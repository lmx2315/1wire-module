==> flow/design.v <==
module temp_1wire(
input  wire clk,			  
input  wire rst,			  
output wire done,			  
output wire [71:0] T_data, 
output wire tmp_oe,           
output wire tmp_out,          
input  wire tmp_in,           
inout  wire TEMP_DQ
);
parameter  FCLK   = 125;
localparam PPULSE = 60;
localparam CMD_length = 8+1;
localparam DATA_length=72+1; 
enum {INIT,ROM_COMM,FUNC_COMM,RESET_PULSE,WAIT_DS,PRESENCE_PULSE,COMMAND,CMD_8hCC,CMD_8h44,CMD_8hBE,READ_TEMP,DQ_LINE_HOLD,IDLE}    WIRE_Var,WIRE_State,WIRE_Next,WIRE_Pointer;
enum {IDLE_TS,START_TS,PAUSE_TS,WRITE_TS,READ_TS,END_TS} DATA_STATE,DATA_NEXT;
wire data_i;			 
logic tick_us=0;
logic [DATA_length-2:0] tmp_data=0;
logic [DATA_length-2:0] TEMP_DATA=0;
logic [31:0] timer0=0;
logic [31:0] timer1=0;
logic [31:0] timer2=0;
logic [31:0] delay =0;
logic [31:0] presence_pulse=0;
logic [ 7:0] COMMAND_ROM=8'hCC;
logic 		 BIT_OUT=0;
logic [ 7:0] SCH_CMD=0;
logic [ 7:0] SCH_DATA=0;
logic [ 3:0] FLAG_STATE=0;
logic [ 3:0]   N_STAGE=0;
logic [ 1:0] FLAG_IMP=0;
logic reg_data_o    =0;
logic reg_out_enable=0;
logic reg_data_i    =0;
logic reg_done 		=0;
always_ff @(posedge clk)
if (rst)
begin
timer0<=0;
end else
begin
if (timer0!=FCLK) 
begin
timer0 <=timer0+1; 
tick_us<=0;
end
else 
	begin
	timer0<=0;
	tick_us<=1;
	end
end
always_ff @(posedge clk)
if ((tick_us)&&(timer1>0)) 
	begin
	if (WIRE_State!=IDLE) timer1<=timer1-1; else timer1<=0;
	timer2<=timer2+1;
	end
else
	if (timer1==0)  
		begin
		if ((WIRE_State!=COMMAND)&&(WIRE_State!=READ_TEMP)) 
			begin
			if ((FLAG_STATE==3)&&(WIRE_State!=IDLE)) timer1<=delay; 
			end 
			else
				if ((FLAG_STATE==4)&&(DATA_STATE!=IDLE_TS))     timer1<=delay; 
		timer2<=0;
		end
always_ff @(posedge clk)
if (rst) 
begin
WIRE_Var   <=CMD_8h44; 
FLAG_STATE <=0;
delay      <=480;
WIRE_State <=INIT;
DATA_STATE <=IDLE_TS;
   SCH_CMD <=CMD_length;  
   SCH_DATA<=DATA_length; 
   reg_done<=0;
end
else
begin
	if (FLAG_STATE!=5) FLAG_STATE<=FLAG_STATE+1; else if (timer1==0) FLAG_STATE<=0;
	if (FLAG_STATE==0) 
	begin
		if  ((WIRE_State!=COMMAND)&&(WIRE_State!=READ_TEMP))    WIRE_State<=WIRE_Next;	else
		if  ((DATA_STATE==IDLE_TS)&&((WIRE_State==COMMAND)||(WIRE_State==READ_TEMP)))  	WIRE_State<=WIRE_Next;	
	end
	if (WIRE_State==DQ_LINE_HOLD)
	begin
	delay         <=200;      
	WIRE_Pointer  <=CMD_8h44; 
	reg_out_enable<=1;
	reg_data_o    <=1;
	end else
	if (WIRE_State==CMD_8hBE)
	begin
	delay         <=1;
	WIRE_Pointer  <=READ_TEMP; 
	COMMAND_ROM   <=8'hBE;
	end else
	if (WIRE_State==CMD_8hCC)
	begin
	delay         <=1;
	WIRE_Pointer  <=WIRE_Var; 
	COMMAND_ROM   <=8'hCC;
	end else
	if (WIRE_State==CMD_8h44)
	begin
	delay         <=1;
	COMMAND_ROM   <=8'h44;
	WIRE_Pointer  <=DQ_LINE_HOLD; 
	WIRE_Var      <=CMD_8hBE; 
	end else
	if (WIRE_State==INIT)
	begin
	delay         <=1;
	reg_out_enable<=0;
	reg_data_o    <=1;	
	end else
	if (WIRE_State==RESET_PULSE)
	begin
	delay         <=480;
	reg_out_enable<=1;
	reg_data_o    <=0;	
	end else
	if (WIRE_State==WAIT_DS)
	begin
	delay         <=60;
	reg_out_enable<=1;
	reg_data_o    <=1;	
	end else
	if (WIRE_State==PRESENCE_PULSE)
	begin
	delay         <=480;
	reg_out_enable<=0;	
	if  (data_i==0) presence_pulse<=timer2;  
	end else
	if (WIRE_State==COMMAND)
	begin
		if ((SCH_CMD!=0)&&(FLAG_STATE==2)) DATA_STATE<=DATA_NEXT; 
		if  (DATA_STATE==START_TS)
		begin
		if (FLAG_STATE==4) 
			begin
			SCH_CMD<=SCH_CMD-1;
			COMMAND_ROM<=COMMAND_ROM>>1; 
			BIT_OUT<=COMMAND_ROM[0];
			end
		delay 		  <=14; 
		reg_out_enable<=1;
		reg_data_o    <=0;
		end else
		if (DATA_STATE==WRITE_TS)
		begin
		delay 		  <=100;			 
		if (BIT_OUT==0)
			begin
			reg_out_enable<=1;
			reg_data_o    <=0;
			end else
			begin
			reg_out_enable<=1;
			reg_data_o    <=1;
			end		
		end else
		if (DATA_STATE==PAUSE_TS)
		begin
		delay 		  <=1;			 
		reg_out_enable<=1;
		reg_data_o    <=1;
		end else
		if (DATA_STATE==END_TS)
		begin
		   SCH_CMD<=CMD_length; 
		   DATA_STATE<=IDLE_TS;
		end
	end else
	if (WIRE_State==READ_TEMP)
	begin
		if ((SCH_DATA!=0)&&(FLAG_STATE==2)) DATA_STATE<=DATA_NEXT; 
		if  (DATA_STATE==START_TS)
		begin
		if (FLAG_STATE==4) 
			begin
			SCH_DATA <=SCH_DATA-1;
			TEMP_DATA<=TEMP_DATA>>1;
			end
		delay 		  <=4; 
		reg_out_enable<=1;
		reg_data_o    <=0;
		end else
		if (DATA_STATE==READ_TS)
		begin
		reg_out_enable<=0;  
		delay 		  <=41; 
		if (timer1>35) TEMP_DATA[DATA_length-2] <=tmp_in;	
		end else
		if (DATA_STATE==PAUSE_TS)
		begin
		delay 		  <=1;			 
		reg_out_enable<=1;
		reg_data_o    <=1;
		end else
		if (DATA_STATE==END_TS)
		begin
		   tmp_data  <=TEMP_DATA;
		   DATA_STATE<=IDLE_TS;
		   reg_done  <=1;
		end
	end else
	if (WIRE_State==IDLE)
	begin
 	reg_out_enable<=0;
	reg_data_o    <=1;	
	end
end
always_comb
begin
case (WIRE_State)
		INIT	   		:WIRE_Next=RESET_PULSE;
		RESET_PULSE		:WIRE_Next=WAIT_DS;
		WAIT_DS	   		:WIRE_Next=PRESENCE_PULSE;
		PRESENCE_PULSE	:if (presence_pulse>PPULSE) WIRE_Next=CMD_8hCC;	else  WIRE_Next=IDLE;					
		COMMAND			:WIRE_Next=WIRE_Pointer;
		CMD_8h44		:WIRE_Next=COMMAND;	
		CMD_8hCC		:WIRE_Next=COMMAND;
		CMD_8hBE 		:WIRE_Next=COMMAND;
		READ_TEMP 		:WIRE_Next=IDLE;
		DQ_LINE_HOLD	:WIRE_Next=RESET_PULSE;   
		default 		:WIRE_Next=IDLE;
endcase
end		
always_comb
begin
case (DATA_STATE)
		 IDLE_TS:DATA_NEXT=START_TS;
		START_TS:if (WIRE_State==COMMAND) DATA_NEXT=WRITE_TS; else DATA_NEXT=READ_TS;
		WRITE_TS:if (SCH_CMD !=1)         DATA_NEXT=PAUSE_TS; else DATA_NEXT=END_TS;
		 READ_TS:if (SCH_DATA!=1)         DATA_NEXT=PAUSE_TS; else DATA_NEXT=END_TS;
		PAUSE_TS:                         DATA_NEXT=START_TS;		
		default :DATA_NEXT=IDLE_TS;
endcase
end	
assign data_i	 =tmp_in; 
assign tmp_out   =reg_data_o;
assign tmp_oe    =reg_out_enable;
assign done      =reg_done;
assign T_data    =tmp_data;
assign TEMP_DQ   =(reg_out_enable)?reg_data_o:1'bz;
endmodule	
Tool chain data of temp_1wire

What the tools print for temp_1wire, step after step.
Lines are those of the file above, counted from 1.
Operators carry their Yosys type and port widths (W data, S select, Z words).
Library cell names are shortened.
The mark -- stands for no value.

Top module: temp_1wire
Clock: clk
Standard-cell library: sky130hd
Corner: tt_025C_1v80

After elaboration

Yosys after proc, flatten, opt, wreduce and memory -nomap, before mapping. Memory bits, and registers merged into a memory's read port (data or address), are not among the register bits. Print and check cells are not counted. Equal cells are merged and count once.

Register bits: 434
Input port bits: 3

Reductions and logical operators: 57
Equal/unequal tests: 38
Mux-type cells: 99
Order comparisons: 3
Add/subtract/negate cells: 6
Bitwise gates (word level): 15

Operators by type and width:

| cell                    | count |
| $mux W32                | 31 |
| $eq A32 B3 Y1 const B   | 6 |
| $pmux W32 S6            | 1 |
| $eq A32 B4 Y1 const B   | 5 |
| $mux W8                 | 13 |
| $eq A32 B2 Y1 const B   | 3 |
| $logic_not A32 Y1       | 3 |
| $mux W9                 | 8 |
| $add A32 B1 Y32 const B | 2 |
| $ne A32 B4 Y1 const B   | 2 |
| $gt A32 B6 Y1 const B   | 2 |
| $mux W1                 | 37 |
| $sub A32 B1 Y32 const B | 1 |
| $gt A32 B1 Y1 const B   | 1 |
| $eq A32 B1 Y1 const B   | 1 |
| $ne A32 B3 Y1 const B   | 1 |
| $ne A32 B7 Y1 const B   | 1 |
| $reduce_bool A32 Y1     | 1 |
| $reduce_and A14 Y1      | 2 |
| $reduce_and A13 Y1      | 2 |
| $reduce_and A12 Y1      | 2 |
| $reduce_bool A8 Y1      | 3 |
| $reduce_bool A4 Y1      | 5 |
| $reduce_and A9 Y1       | 2 |
| $ne A4 B4 Y1 const B    | 4 |
| $sub A8 B1 Y8 const B   | 2 |
| $ne A8 B1 Y1 const B    | 2 |
| $not A1 Y1              | 15 |

Not listed: further kinds 33, cells in them 60.

Longest topological paths

Yosys ltp: most cells in a row. Word level: on the elaborated netlist, between registers, memories and ports. Mapped: between sequential cells and ports; inverters and the memories' decode and read muxes count.

Word-level depth: 14
ABC_AREA: 0
Depth in mapped cells: 9
Mapped depth without buffers: 8

Mapped cells and area

Yosys stat after the flow's synthesis: flattened, memories mapped to cells. It holds for the ABC_AREA given above (unset counts as 0); a run with the other value may have another netlist.

Cells in the netlist: 1245
Buffers: 52
Mapped flip-flops: 376
Cell area after synthesis: 15093.2 sq um
Sequential area: 10069.7 sq um

Cell types:

| type     | count | area in all (sq um) |
| edfxtp_1 | 254   | 7.63E+03 |
| dfxtp_1  | 122   | 2.44E+03 |
| nor2_1   | 125   | 469.2 |
| xor2_1   | 53    | 464.195 |
| xnor2_1  | 46    | 402.886 |
| nand2_1  | 105   | 394.128 |
| and2_1   | 61    | 381.616 |
| o21ai_0  | 51    | 255.245 |
| nor4_1   | 38    | 237.728 |
| a21oi_1  | 42    | 210.202 |
| nand3_1  | 39    | 195.187 |
| nor3_1   | 37    | 185.178 |
| nand4_1  | 26    | 162.656 |
| clkbuf_1 | 35    | 131.376 |
| or4_1    | 16    | 120.115 |
| ha_1     | 9     | 112.608 |
| nand2b_1 | 14    | 87.584 |
| and3_1   | 11    | 68.816 |

Not listed: further types 56, cells in them 161.

Timing after synthesis

OpenSTA on the mapped netlist: ideal clock, no wires. The path of least setup slack (recovery checks aside). Input and output delay are each 20% of the period. Register names are those of the netlist, which keeps one name where synthesis merged equal registers.

Path kind: input -> register
From: in rst
To: reg tmp_data[0]
Path slack: 984 ps
Input delay: 1676 ps
Stages: 2
Path buffers: 1
Launch time at the first pin: 1676 ps
Path delay: 5720 ps
Clock period: 8380 ps
Required time: 7789 ps
Arrival time: 6805 ps
Period reached after synthesis: 7396 ps

"path delay" is the arrival time less input delay plus setup time.
"stages" counts driving pins, that of a launching flip-flop among them; a cell with two outputs on the path counts twice.
"period reached after synthesis" = period - worst setup slack (recovery checks aside). The figure is calculated, with input and output delays left at 20% of the set period.
The rows between start and end are the longest chain of elaborated cells between them; the timing report does not say that the signal goes this way. Where chains are equally long, one stands for them.
Each line given opens the expression or statement behind the cell; cells for indexed reads and writes are added by Yosys, which also makes memories of some case tables.

Path through: clkbuf_1 > nor3_1
Cells in the longest elaborated chain: 2

RTL lines, path post-synthesis:

| element            | line | source |
| start, declared    | 3    | `input wire rst,` |
| $not A1 Y1         | --   |  |
| $reduce_and A15 Y1 | --   |  |
| end, assigned      | 209  | `tmp_data <=TEMP_DATA;` |
| end, declared      | 19   | `logic [DATA_length-2:0] tmp_data=0;` |

Path in the finished layout

Path of least setup slack in the final report of run A (OpenROAD, finished layout, wires in). Where an end is a register, its clock arrival counts in the times.
The report prints the path's times to 10 ps; the period is as set.

Path kind: input -> output
From: in TEMP_DQ
To: out tmp_out
Required time: 9840 ps
Path slack: 6790 ps
Input delay: 2460 ps
Path buffers: 1
Stages: 1
Launch time at the first pin: 2460 ps
Arrival time: 3050 ps
Clock period: 12300 ps
External output delay: 2460 ps

Path through: clkdlybuf4s50_1

RTL lines, path after layout:

| element         | line | source |
| start, declared | 9    | `inout  wire TEMP_DQ` |
| end, declared   | 7    | `output wire tmp_out,` |

Chain of elaborated cells between the ends: none given.

Top module temp_1wire; platform sky130hd; tools Yosys and OpenROAD; 2 stored runs in no particular order. Input and output delays are each 20% of the period that was set; the output load is 0.01 pF.
"period achieved" means the clock period less the worst setup slack. The figure is calculated, with input and output delays left at 20% of the set period.
By "allowed time less slack (worst setup path)" is meant the share of the clock period that the worst setup path is allowed (20% is reserved at inputs, 20% at outputs), minus its slack. Clock arrival times at its registers enter into it.
"total power after layout" rests on the timing tool's default activity at the inputs, not on a simulated workload.
"allowed time less slack (worst setup path)" is known to 10 ps.

## Run A

==> flow/run.sh <==
#!/bin/bash
# the make line also repeats the synthesis and layout settings of config.mk as NAME=value (left out here)
make -C /OpenROAD-flow-scripts/flow DESIGN_CONFIG=/design/flow/config.mk WORK_HOME=/design/flow/orfs CLKGATE_MAP_FILE= finish
==> flow/config.mk <==
export PLATFORM = sky130hd
export DESIGN_NAME = temp_1wire
export DESIGN_NICKNAME = temp_1wire
export VERILOG_FILES = /design/flow/design.v
export SDC_FILE = /design/flow/constraint.sdc
export NUM_CORES = 4
export LEC_CHECK = 0
export CAP_MARGIN = 20
export CORE_MARGIN = 2
export CORE_UTILIZATION = 40
export SLEW_MARGIN = 20
==> flow/constraint.sdc <==
create_clock -name core_clock -period 12.3 [get_ports {clk}]
set_input_delay 2.4600 -clock core_clock [delete_from_list [all_inputs] [get_ports {clk}]]
set_output_delay 2.4600 -clock core_clock [all_outputs]
set_load 0.01 [all_outputs]

| result of run A | value |
|---|---|
| setup slack of the worst path | 6791 ps |
| total power after layout | 3.131 mW |
| standard-cell area after routing | 17986.0 sq um |
| period achieved | 5509 ps |
| overall die area | 39303.1 sq um |
| allowed time less slack (worst setup path) | 590 ps |
| worst setup path kind | input -> output |
| utilization of the finished layout | 48.1 % |
| netlist area reported by Yosys | 15093.2 sq um |
| lowest hold slack | 419 ps |
| summed negative setup slack | 0 ps |

## Run B

==> flow/run.sh <==
#!/bin/bash
# the make line also repeats the synthesis and layout settings of config.mk as NAME=value (left out here)
make -C /OpenROAD-flow-scripts/flow DESIGN_CONFIG=/design/flow/config.mk WORK_HOME=/design/flow/orfs CLKGATE_MAP_FILE= finish
==> flow/config.mk <==
export PLATFORM = sky130hd
export DESIGN_NAME = temp_1wire
export DESIGN_NICKNAME = temp_1wire
export VERILOG_FILES = /design/flow/design.v
export SDC_FILE = /design/flow/constraint.sdc
export NUM_CORES = 4
export LEC_CHECK = 0
export ABC_AREA = 1
export CAP_MARGIN = 20
export CORE_MARGIN = 2
export CORE_UTILIZATION = 44
export CTS_CLUSTER_SIZE = 81
export MIN_ROUTING_LAYER = met1
export PLACE_DENSITY = 0.78
export SETUP_SLACK_MARGIN = 0.8
export SLEW_MARGIN = 25
==> flow/constraint.sdc <==
create_clock -name core_clock -period 4.67 [get_ports {clk}]
set_input_delay 0.9340 -clock core_clock [delete_from_list [all_inputs] [get_ports {clk}]]
set_output_delay 0.9340 -clock core_clock [all_outputs]
set_load 0.01 [all_outputs]

| result of run B | value |
|---|---|
| setup slack of the worst path | 1717 ps |
| total power after layout | 7.481 mW |
| standard-cell area after routing | 18639.1 sq um |
| period achieved | 2953 ps |
| overall die area | 37871.1 sq um |
| allowed time less slack (worst setup path) | 2950 ps |
| worst setup path kind | register -> register |
| utilization of the finished layout | 52.3 % |
| netlist area reported by Yosys | 15985.3 sq um |
| lowest hold slack | 424 ps |
| summed negative setup slack | 0 ps |
